==> flow/design.v <==
`timescale 1ns/1ps
module sreg_ctrl (
    input logic         clk,
    input logic         rst_n,
    input logic         cmd_valid,
    input logic [2:0]   cmd,
    input logic [41:0]  data_in,
    output logic [41:0] data_out,
    output logic        cmd_ready,
    input logic [1:0]   sreg_in,
    output logic        shift,
    output logic        sclk,
    output logic        serial_out,
    output logic        write_cfg,
    output logic        pclk,
    output logic       dvalid_out
);
reg [41:0]  data_int;
logic [6:0] counter_int;
logic [6:0] counter_limit;
typedef enum {IDLE, BUSY} op_type_t;
op_type_t state;
typedef enum logic [2:0] {
    PIX_WRITE          = 3'b000,
    PIX_READ           = 3'b001,
    PIX_READ_END       = 3'b010,
    WRITE_PCLK_0       = 3'b011,
    WRITE_PCLK_1       = 3'b100,
    WRITE_FULL_PCLK_0  = 3'b101,
    WRITE_FULL_PCLK_1  = 3'b110,
    SREG_READ          = 3'b111
} cmd_opcode_t;
cmd_opcode_t cmd_buf;
always_ff @(posedge clk) begin
    if (!rst_n) begin
        data_out        <= 42'b0;
        cmd_ready       <= 1'b0;
        shift           <= 1'b0;
        sclk            <= 1'b1;
        serial_out      <= 1'b0;
        write_cfg       <= 1'b0;
        counter_int     <= 7'b0;
        counter_limit   <= 7'b0;
        state           <= IDLE;
    end else begin
        case (state)
            IDLE: begin
                sclk <= sclk;
                shift <= shift;
                counter_limit <= 7'b0;
                serial_out <= 42'b0;
                pclk <= '0;
                dvalid_out <= 1'b0;
                if (cmd_valid && cmd_ready) begin
                    cmd_ready <= 1'b0;
                    cmd_buf <= cmd_opcode_t'(cmd);
                    data_int <= data_in;
                    case(cmd)
                        PIX_WRITE: begin
                            counter_limit <= 7'd84;
                            state <= BUSY;
                        end
                        PIX_READ: begin
                            counter_limit <= 7'd42;
                            state <= BUSY;
                        end
                        PIX_READ_END: begin
                            counter_limit <= 7'd6;
                            state <= BUSY;
                        end
                        WRITE_PCLK_0,
                        WRITE_PCLK_1: begin
                            counter_limit <= 7'd20;
                            state <= BUSY;
                        end
                        WRITE_FULL_PCLK_0,
                        WRITE_FULL_PCLK_1: begin
                            counter_limit <= 7'd84;
                            state <= BUSY;
                        end
                        SREG_READ: begin
                            counter_limit <= 7'd46;
                            state <= BUSY;
                        end
                    endcase
                end else begin 
                    state <= IDLE;
                    cmd_ready <= 1'b1;
                end
            end
            BUSY: begin 
                sclk <= ~sclk;
                case(cmd_buf)
                    PIX_WRITE: begin
                        shift <= 1'b1;
                        write_cfg <= 1'b0;
                        dvalid_out <= 1'b0;
                        if (counter_int < counter_limit) begin
                            if (counter_int[0] == 1'b0) begin
                                serial_out <= data_int[41];
                                data_int <= data_int << 1;
                            end
                            if (counter_int >= 42 && sclk) begin
                                pclk <= 1'b1;
                            end
                            counter_int <= counter_int + 1;
                            state <= BUSY;
                        end else begin
                            shift <= 1'b0;
                            write_cfg <= 1'b0;
                            counter_int <= 7'b0;
                            counter_limit <= 7'b0;
                            cmd_ready <= 1'b1;
                            state <= IDLE;
                        end
                    end
                    WRITE_PCLK_0: begin
                        shift <= 1'b1;
                        dvalid_out <= 1'b0;
                        pclk <= 1'b0;
                        if (counter_int < counter_limit) begin
                            if (counter_int[0] == 1'b0) begin
                                serial_out <= data_int[41];
                                data_int <= data_int << 1;
                            end
                            if (counter_int >= 18 && sclk) begin
                                write_cfg <= 1'b1;
                            end
                            counter_int <= counter_int + 1;
                            state <= BUSY;
                        end else begin
                            shift <= 1'b0;
                            write_cfg <= 1'b0;
                            counter_int <= 7'b0;
                            counter_limit <= 7'b0;
                            cmd_ready <= 1'b1;
                            state <= IDLE;
                        end
                    end
                    WRITE_PCLK_1: begin
                        shift <= 1'b1;
                        dvalid_out <= 1'b0;
                        pclk <= 1'b1;
                        if (counter_int < counter_limit) begin
                            if (counter_int[0] == 1'b0) begin
                                serial_out <= data_int[41];
                                data_int <= data_int << 1;
                            end
                            if (counter_int >= 18 && sclk) begin
                                write_cfg <= 1'b1;
                            end
                            counter_int <= counter_int + 1;
                            state <= BUSY;
                        end else begin
                            shift <= 1'b0;
                            write_cfg <= 1'b0;
                            counter_int <= 7'b0;
                            counter_limit <= 7'b0;
                            cmd_ready <= 1'b1;
                            state <= IDLE;
                        end
                    end
                    WRITE_FULL_PCLK_0: begin
                        shift <= 1'b1;
                        dvalid_out <= 1'b0;
                        pclk <= 1'b0;
                        if (counter_int < counter_limit) begin
                            if (counter_int[0] == 1'b0) begin
                                serial_out <= data_int[41];
                                data_int <= data_int << 1;
                            end
                            if (counter_int >= 82 && sclk) begin
                                write_cfg <= 1'b1;
                            end
                            counter_int <= counter_int + 1;
                            state <= BUSY;
                        end else begin
                            shift <= 1'b0;
                            write_cfg <= 1'b0;
                            counter_int <= 7'b0;
                            counter_limit <= 7'b0;
                            cmd_ready <= 1'b1;
                            state <= IDLE;
                        end
                    end
                    WRITE_FULL_PCLK_1: begin
                        shift <= 1'b1;
                        dvalid_out <= 1'b0;
                        pclk <= 1'b1;
                        if (counter_int < counter_limit) begin
                            if (counter_int[0] == 1'b0) begin
                                serial_out <= data_int[41];
                                data_int <= data_int << 1;
                            end
                            if (counter_int >= 82 && sclk) begin
                                write_cfg <= 1'b1;
                            end
                            counter_int <= counter_int + 1;
                            state <= BUSY;
                        end else begin
                            shift <= 1'b0;
                            write_cfg <= 1'b0;
                            counter_int <= 7'b0;
                            counter_limit <= 7'b0;
                            cmd_ready <= 1'b1;
                            state <= IDLE;
                        end
                    end
                    PIX_READ: begin
                        write_cfg <= 1'b0;
                        dvalid_out <= 1'b1;
                        if (counter_int < counter_limit) begin
                            if (counter_int[0] == 1'b0) begin
                                data_out[41:21] <= {'0, sreg_in[0]};
                                data_out[20:0] <= {'0, sreg_in[1]};
                            end
                            if (counter_int >= 21 && sclk) begin
                                pclk <= 1'b1;
                            end
                            if (counter_int >= 2) begin
                                shift <= 1'b1;
                            end
                            counter_int <= counter_int + 1;
                            state <= BUSY;
                        end else begin
                            shift <= 1'b0;
                            counter_int <= 7'b0;
                            counter_limit <= 7'b0;
                            cmd_ready <= 1'b1;
                            state <= IDLE;
                        end
                    end
                    PIX_READ_END: begin
                        write_cfg <= 1'b0;
                        dvalid_out <= 1'b1;
                        pclk <= 1'b1;
                        shift <= 1'b1;
                        if (counter_int < counter_limit) begin
                            if (counter_int[0] == 1'b0) begin
                                data_out[41:21] <= {'0, sreg_in[0]};
                                data_out[20:0] <= {'0, sreg_in[1]};
                            end
                            counter_int <= counter_int + 1;
                            state <= BUSY;
                        end else begin
                            shift <= 1'b0;
                            counter_int <= 7'b0;
                            counter_limit <= 7'b0;
                            cmd_ready <= 1'b1;
                            state <= IDLE;
                        end
                    end
                    SREG_READ: begin
                        shift <= 1'b1;
                        write_cfg <= 1'b0;
                        if (counter_int < counter_limit) begin
                            if (counter_int[0] == 1'b0) begin
                                data_out[41:21] <= {'0, sreg_in[0]};
                                data_out[20:0] <= {'0, sreg_in[1]};
                            end
                            if (counter_int > 0 && counter_int < 42) begin
                                dvalid_out <= 1'b1;
                            end
                            counter_int <= counter_int + 1;
                            state <= BUSY;
                        end else begin
                            shift <= 1'b0;
                            counter_int <= 7'b0;
                            cmd_ready <= 1'b1;
                            state <= IDLE;
                        end
                    end
                endcase
            end
        endcase
    end
end 
endmodule
# Step by step through the tools: sreg_ctrl

Tool output for the design above, in the order of the flow.
Line numbers count from 1 in the design file above.
Library cell names are shortened.
Not given: -

Top: sreg_ctrl
Clock: clk
Library: sky130hd
Library corner: tt_025C_1v80

# Word-level counts

Source: Yosys, flattened and elaborated, memories not mapped. Widths are those after wreduce. Registers that Yosys merges into a memory's read port (data or address) are not register bits. Print and check cells do not count.
Yosys's memory passes give these memory sizes; they may raise the number of words (mostly to a power of two), join words into wider ones and drop unused or constant bits.

ROM bits: 48
Output and inout bits: 49
Register bits: 140
Elaborated cells: 135
Memory cells: 1
Bits of input ports: 50

Multiplexer cells: 48
Add/sub/neg operators: 1
Eq/ne operators: 29
$lt $le $gt $ge: 8
Reductions and logical operators: 33
Bitwise operators: 1

Memory list:

| name            | words | width | read ports | wr ports | line | text |
| (no name shown) | 8     | 6     | 1          | 0        | 58   | `case(cmd)` |

Operators with widths:

| kind                                                               | number |
| two-way mux 42 bit                                                 | 4 |
| two-way mux 21 bit                                                 | 6 |
| case mux 42 bit (select 2 bit)                                     | 1 |
| case mux 32 bit (select 2 bit)                                     | 1 |
| two-way mux 32 bit                                                 | 2 |
| two-way mux 7 bit                                                  | 5 |
| inequality test 3 bit (second input constant)                      | 11 |
| equality test 32 x 1 -> 1 bit (second input constant)              | 1 |
| zero test 32 bit                                                   | 1 |
| two-way mux 1 bit                                                  | 20 |
| greater-or-equal comparator 7 x 5 -> 1 bit (second input constant) | 2 |
| OR reduction 7 bit                                                 | 2 |
| case mux 7 bit (select 2 bit)                                      | 1 |
| equality test 3 bit (second input constant)                        | 4 |
| AND reduction 3 bit                                                | 4 |
| AND reduction 4 bit                                                | 3 |
| case mux 1 bit (select 2 bit)                                      | 5 |
| inequality test 9 bit (second input constant)                      | 1 |
| OR reduction 2 bit                                                 | 4 |
| inequality test 8 bit (second input constant)                      | 1 |
| nonzero test 8 bit                                                 | 1 |
| OR reduction 8 bit                                                 | 1 |
| adder 7 x 1 -> 7 bit (second input constant)                       | 1 |
| greater-than comparator 7 x 1 -> 1 bit (second input constant)     | 1 |
| greater-or-equal comparator 7 x 2 -> 1 bit (second input constant) | 1 |
| greater-or-equal comparator 7 x 6 -> 1 bit (second input constant) | 1 |
| less-than comparator 7 x 6 -> 1 bit (second input constant)        | 1 |
| less-than comparator 7 bit                                         | 1 |

Other operator kinds: 23; their cells: 33.

# Depth

Longest topological path by Yosys (ltp), each cell counted once; first at word level (registers and memories cut), then after technology mapping (sequential cells cut; the memories' decode and read muxes count).

Depth in word-level cells: 6
ABC_AREA: 0
Gate-level depth with buffers: 7
Gate-level depth less buffers: 7

# Mapped cells and area

The flow's flattened synthesis, as Yosys stat reports it; memories are mapped. The netlist is that of the ABC_AREA named above (0 if unset); the other value can give another one.

Standard cells after synthesis: 305
Buffer cells: 55
Chip area (Yosys): 0.0036272 sq mm
Area of sequential cells: 0.0018117 sq mm
Flip-flop cells: 67

Cell types:

| cell      | number | area in all (sq um) |
| edfxtp_1  | 47     | 1.41E+03 |
| mux2_2    | 41     | 461.693 |
| dfxtp_1   | 20     | 400.384 |
| buf_4     | 41     | 307.795 |
| ha_1      | 13     | 162.656 |
| nand2_1   | 15     | 56.304 |
| o21ai_0   | 11     | 55.053 |
| a21oi_1   | 10     | 50.048 |
| nor2b_1   | 7      | 43.792 |
| inv_1     | 11     | 41.29 |
| nand3_1   | 7      | 35.034 |
| o2bb2ai_1 | 4      | 35.034 |
| nand4_1   | 5      | 31.28 |
| a32o_1    | 3      | 30.029 |
| buf_2     | 6      | 30.029 |
| mux2i_1   | 3      | 30.029 |
| xnor2_1   | 3      | 26.275 |
| clkbuf_1  | 6      | 22.522 |

Other cell types: 34; their cells: 52.

# Worst setup path after synthesis

Source: OpenSTA report_checks on the synthesized netlist (no wires, ideal clock, input and output delay 20% of the period each), path of least setup slack; recovery checks are left aside. Register names are those of the netlist, which keeps one name where synthesis merged equal registers.

Kind: reg2reg
From: register counter_int[6]
To: register data_int[0]
Data arrival time: 2468 ps
Setup slack: 188 ps
Setup time: 404 ps
Clock period: 3060 ps
Stages on the path: 7
Path delay: 2872 ps
Required time: 2656 ps
Time at the first pin: 0 ps
Buffers on the path: 0
Synthesis period reached: 2872 ps

"path delay" = arrival - input delay + setup time.
"stages on the path" counts driving pins, that of a launching flip-flop among them; a cell with two outputs on the path counts twice.
"synthesis period reached" = period - worst setup slack (recovery checks aside). The figure is calculated, with input and output delays left at 20% of the set period.
The rows between start and end are the longest chain of elaborated cells between them; the timing report does not say that the signal goes this way. Where chains are equally long, one stands for them.
Each line given opens the expression or statement behind the cell; cells for indexed reads and writes are added by Yosys, which also makes memories of some case tables.
At most two assigning lines are given for a register; there are more.
Only ways into the end's enable, where the timed path ends, are counted here.

Path through: dfxtp_1 -> ha_1 -> a21oi_1 -> o21ai_1 -> a211oi_4 -> a21o_1 -> and2_1
Length of the longest elaborated chain: 3
Elaborated cells between the ends (all ways): 3
Classes of those cells: compare: 1; eq/ne: 1; reduce/logical: 1

Ends and longest elaborated chain, post-synthesis:

| element                    | line | text |
| start: declaration         | 19   | `logic [6:0] counter_int;` |
| start: assignment          | 106  | `counter_int <= counter_int + 1;` |
| start: assignment          | 129  | `counter_int <= counter_int + 1;` |
| less-than comparator 7 bit | 98   | `if (counter_int < counter_limit) begin` |
| inequality test 3 bit      | -    |  |
| AND reduction 6 bit        | -    |  |
| end: assignment            | 101  | `data_int <= data_int << 1;` |
| end: assignment            | 124  | `data_int <= data_int << 1;` |
| end: declaration           | 18   | `reg [41:0]  data_int;` |

# Path in the finished layout

Path of least setup slack in the final report of run A (OpenROAD, finished layout, wires in). Where an end is a register, its clock arrival counts in the times.
The report prints the path's times to 10 ps; the period is as set.

Kind: reg2reg
From: register counter_int[4]
To: register data_int[10]
Required time: 2930 ps
Data arrival time: 2400 ps
Buffers on the path: 1
Setup time: 300 ps
Setup slack: 520 ps
Time at the first pin: 330 ps
Clock period: 2900 ps
Stages on the path: 8

The rows between start and end are the longest chain of elaborated cells between them; the timing report does not say that the signal goes this way. Where chains are equally long, one stands for them.
At most two assigning lines are given for a register; there are more.
Only ways into the end's enable, where the timed path ends, are counted here.

Path through: dfxtp_1 -> ha_1 -> a21oi_1 -> o21ai_1 -> a211oi_4 -> a21o_1 -> and2_2 -> buf_12
Length of the longest elaborated chain: 3
Elaborated cells between the ends (all ways): 3
Classes of those cells: compare: 1; eq/ne: 1; reduce/logical: 1

Ends and longest elaborated chain, post-layout:

| element                    | line | text |
| start: declaration         | 19   | `logic [6:0] counter_int;` |
| start: assignment          | 106  | `counter_int <= counter_int + 1;` |
| start: assignment          | 129  | `counter_int <= counter_int + 1;` |
| less-than comparator 7 bit | 98   | `if (counter_int < counter_limit) begin` |
| inequality test 3 bit      | -    |  |
| AND reduction 6 bit        | -    |  |
| end: assignment            | 101  | `data_int <= data_int << 1;` |
| end: assignment            | 124  | `data_int <= data_int << 1;` |
| end: declaration           | 18   | `reg [41:0]  data_int;` |

Module sreg_ctrl, platform sky130hd: 2 stored runs of the flow (Yosys, OpenROAD) with differing settings, in no particular order. Input and output delays are each 20% of the period that was set; the output load is 0.01 pF.
"reached clock period": clock period set for the run, less the worst setup slack. It is reckoned from that one timing run; input and output delays stay at 20% of the period that was set.
"total power after layout" is the tool's figure for a default switching activity; nothing was simulated.

## Run A

==> flow/run.sh <==
#!/bin/bash
# the make line also repeats the synthesis and layout settings of config.mk as NAME=value (left out here)
make -C /OpenROAD-flow-scripts/flow DESIGN_CONFIG=/design/flow/config.mk WORK_HOME=/design/flow/orfs CLKGATE_MAP_FILE= finish
==> flow/config.mk <==
export PLATFORM = sky130hd
export DESIGN_NAME = sreg_ctrl
export DESIGN_NICKNAME = sreg_ctrl
export VERILOG_FILES = /design/flow/design.v
export SDC_FILE = /design/flow/constraint.sdc
export NUM_CORES = 4
export LEC_CHECK = 0
export CAP_MARGIN = 35
export CORE_MARGIN = 2
export CORE_UTILIZATION = 26
export PLACE_DENSITY_LB_ADDON = 0.21
export SETUP_SLACK_MARGIN = -0.1
export SLEW_MARGIN = 20
==> flow/constraint.sdc <==
create_clock -name core_clock -period 2.9 [get_ports {clk}]
set_input_delay 0.5800 -clock core_clock [delete_from_list [all_inputs] [get_ports {clk}]]
set_output_delay 0.5800 -clock core_clock [all_outputs]
set_load 0.01 [all_outputs]

| result of run A | value |
|---|---|
| Yosys chip area after synthesis | 0.0036272 sq mm |
| smallest hold slack | 462 ps |
| reached clock period | 2376 ps |
| sum of negative setup slack | 0 ps |
| die size | 0.0149121 sq mm |
| standard-cell area after layout | 0.0045694 sq mm |
| utilization | 33.2% |
| worst setup slack after layout | 524 ps |
| total power after layout | 2.393 mW |

## Run B

==> flow/run.sh <==
#!/bin/bash
# the make line also repeats the synthesis and layout settings of config.mk as NAME=value (left out here)
make -C /OpenROAD-flow-scripts/flow DESIGN_CONFIG=/design/flow/config.mk WORK_HOME=/design/flow/orfs CLKGATE_MAP_FILE= finish
==> flow/config.mk <==
export PLATFORM = sky130hd
export DESIGN_NAME = sreg_ctrl
export DESIGN_NICKNAME = sreg_ctrl
export VERILOG_FILES = /design/flow/design.v
export SDC_FILE = /design/flow/constraint.sdc
export NUM_CORES = 4
export LEC_CHECK = 0
export ABC_AREA = 1
export CAP_MARGIN = 20
export CORE_ASPECT_RATIO = 1.03
export CORE_MARGIN = 2
export CORE_UTILIZATION = 17
export CTS_CLUSTER_DIAMETER = 360
export GPL_ROUTABILITY_DRIVEN = 1
export GPL_TIMING_DRIVEN = 1
export PLACE_DENSITY = 0.47
export SLEW_MARGIN = 10
==> flow/constraint.sdc <==
create_clock -name core_clock -period 3.3 [get_ports {clk}]
set_input_delay 0.6600 -clock core_clock [delete_from_list [all_inputs] [get_ports {clk}]]
set_output_delay 0.6600 -clock core_clock [all_outputs]
set_load 0.01 [all_outputs]

| result of run B | value |
|---|---|
| Yosys chip area after synthesis | 0.0037023 sq mm |
| smallest hold slack | 467 ps |
| reached clock period | 2207 ps |
| sum of negative setup slack | 0 ps |
| die size | 0.0229748 sq mm |
| standard-cell area after layout | 0.0047208 sq mm |
| utilization | 22.2% |
| worst setup slack after layout | 1093 ps |
| total power after layout | 2.059 mW |
