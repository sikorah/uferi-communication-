==> flow/design.v <==
`timescale 1ns / 1ps
module sreg_model(
    input logic sclk,
    input logic shift,
    input logic serial_in,
    input logic write_cfg,
    input reg [41:0] pixel_in,
    output reg [1:0] sreg_out,
    output reg [41:0] cfg_out
);
reg [41:0] sreg_int;
always_ff @(posedge sclk) begin
    if (shift) begin
        sreg_int[41:0] <= {sreg_int[40:0], serial_in};
    end else begin
        sreg_int <= pixel_in;
    end
end
assign sreg_out[1] = sreg_int[41];
assign sreg_out[0] = sreg_int[20];
always_ff @(posedge sclk) begin
    if (write_cfg) begin
        cfg_out[41:0] <= {sreg_int[40:0], serial_in};
    end
end
endmodule
Tool chain data of sreg_model --
What the tools print for sreg_model, step after step. Lines are those of the file above, counted from 1. Operators carry their Yosys type and port widths (W data, S select, Z words). Library cell names are shortened. The mark - stands for no value.
Set-up: top sreg_model, clock port sclk, standard-cell library sky130hd, corner tt_025C_1v80

Word level --
Yosys after proc, flatten, opt, wreduce and memory -nomap, before mapping. Enables and synchronous resets that opt folds into registers are not counted as muxes. Memory bits, and registers merged into a memory's read port (data or address), are not among the register bits. Print and check cells are not counted. Equal cells are merged and count once.
Bit counts: clocked read ports x word width 0, memory bits (writable) 0, ROM bits 0, bits in registers 84, input port bits 46, latch bits 0, memory cells 0
Operators by class: $add $sub $neg 0, mux-type cells 1, reduce/logical cells 0, shift-type cells 0, order comparisons 0, div/mod/pow operators 0, bitwise operators 0, equality and inequality tests 0, $mul 0
Operators by type and width (number):
- $mux W42 | 1

Longest topological paths --
Longest topological path by Yosys (ltp), each cell counted once; first at word level (registers and memories cut), then after technology mapping (sequential cells cut; the memories' decode and read muxes count).
Depth: depth in word-level cells 1, ABC_AREA 0, depth in mapped cells 3, mapped depth without buffers 1

Mapped cells and area --
Source: synth_stat.txt of the flow (Yosys; design flattened, memories mapped). It holds for the ABC_AREA given above (unset counts as 0); a run with the other value may have another netlist.
Synthesis totals: buffer cells 7, standard cells after synthesis 133, synthesis area 2831.5 µm², sequential area 2102.0 µm², mapped flip-flops 84
Cells by type (number):
- edfxtp_1 | 42
- dfxtp_1 | 42
- mux2_4 | 40
- buf_12 | 4
- mux2_2 | 2
- buf_4 | 2
- buf_6 | 1

Timing after synthesis --
Path of least setup slack by OpenSTA after synthesis, without wires, with an ideal clock, recovery checks aside; 20% of the period is set as input and as output delay. Where synthesis merged equal registers, the netlist keeps one of their names.
Timing path after synthesis: path kind input to register, from in shift, to reg sreg_int[0], external input delay 0.181 ns, delay of the path 0.679 ns, setup time 0.121 ns, time at the first pin 0.181 ns, stages 3, data arrival time 0.739 ns, slack 0.046 ns, period 0.906 ns, synthesis period reached 0.86 ns
"delay of the path" = arrival - input delay + setup time. "stages" counts driving pins, that of a launching flip-flop among them; a cell with two outputs on the path counts twice. "synthesis period reached" is the clock period less the worst setup slack; recovery checks do not enter. This is arithmetic on one report: input and output delays are still those of the set period (20% each). The rows between start and end are the longest chain of elaborated cells between them; the timing report does not say that the signal goes this way. Where chains are equally long, one stands for them. Each line given opens the expression or statement behind the cell; cells for indexed reads and writes are added by Yosys, which also makes memories of some case tables.
On the way, after synthesis: path through buf_6 -> buf_12 -> mux2_4, cells in the longest elaborated chain 1, elaborated cells between the ends (all ways) 1, source lines of those cells 1, classes of those cells 1 x mux
RTL lines, path after synthesis:
- start, declared | RTL line 4 | input logic shift,
- $mux W42 | RTL line 13 | if (shift) begin
- end, assigned | RTL line 14 | sreg_int[41:0] <= {sreg_int[40:0], serial_in};
- end, assigned | RTL line 16 | sreg_int <= pixel_in;
- end, declared | RTL line 11 | reg [41:0] sreg_int;

Path in the finished layout --
From the final timing report of flow run A: the path of least setup slack in the routed layout; clock arrival at registers is part of the times.
Timing path after layout: path kind register to output, from reg cfg_out[22], to out cfg_out[22], stages 2, data arrival time 0.86 ns, time at the first pin 0.33 ns, period 0.631 ns, slack -0.36 ns
On the way, after layout: path through edfxtp_1 -> buf_2, cells in the longest elaborated chain 0, elaborated cells between the ends (all ways) 0, source lines of those cells 0
RTL lines, path after layout:
- start, declared | RTL line 9 | output reg [41:0] cfg_out
- start, assigned | RTL line 23 | cfg_out[41:0] <= {sreg_int[40:0], serial_in};
- end, declared | RTL line 9

Wiki page: sreg_model / flow data

sreg_model through Yosys and OpenROAD on sky130hd: 2 stored runs, unordered, with their settings and measured results. The constraints put input and output delay at 20% of the set period each and load the outputs with 0.01 pF.
By "achieved clock period" is meant the clock period of the run minus its worst setup slack. This is arithmetic on one report: input and output delays are still those of the set period (20% each).
"time on the worst setup path" is the time allowed to the run's worst setup path (the clock period less input and output delay, where it has them) less its slack. Clock arrival times count: a late capture clock shortens it, a late launch clock lengthens it.
By "power consumption" is meant OpenSTA's value without simulated activity: inputs other than the clock are taken to toggle once in ten clock periods, and the tool carries that through the logic.

* Flow run A | settings: period_ns 0.631; CAP_MARGIN 20; CORE_MARGIN 2; CORE_UTILIZATION 40; SLEW_MARGIN 20 | results: lowest setup slack -0.357 ns; utilization after layout 0.562; power consumption 11371 uW; total negative slack on setup checks -16.555 ns; netlist area reported by Yosys 2831.5 µm²; time on the worst setup path 0.86 ns; critical path kind register to output; die footprint 7767.8 µm²; achieved clock period 0.988 ns
* Flow run B | settings: period_ns 0.705; CORE_UTILIZATION 60; PLACE_DENSITY_LB_ADDON 0.01; CELL_PAD_IN_SITES_DETAIL_PLACEMENT 1; GPL_ROUTABILITY_DRIVEN 0; CTS_CLUSTER_DIAMETER 328; CAP_MARGIN 20; CORE_MARGIN 2; SLEW_MARGIN 20 | unfinished; error DPL-0033 in placement
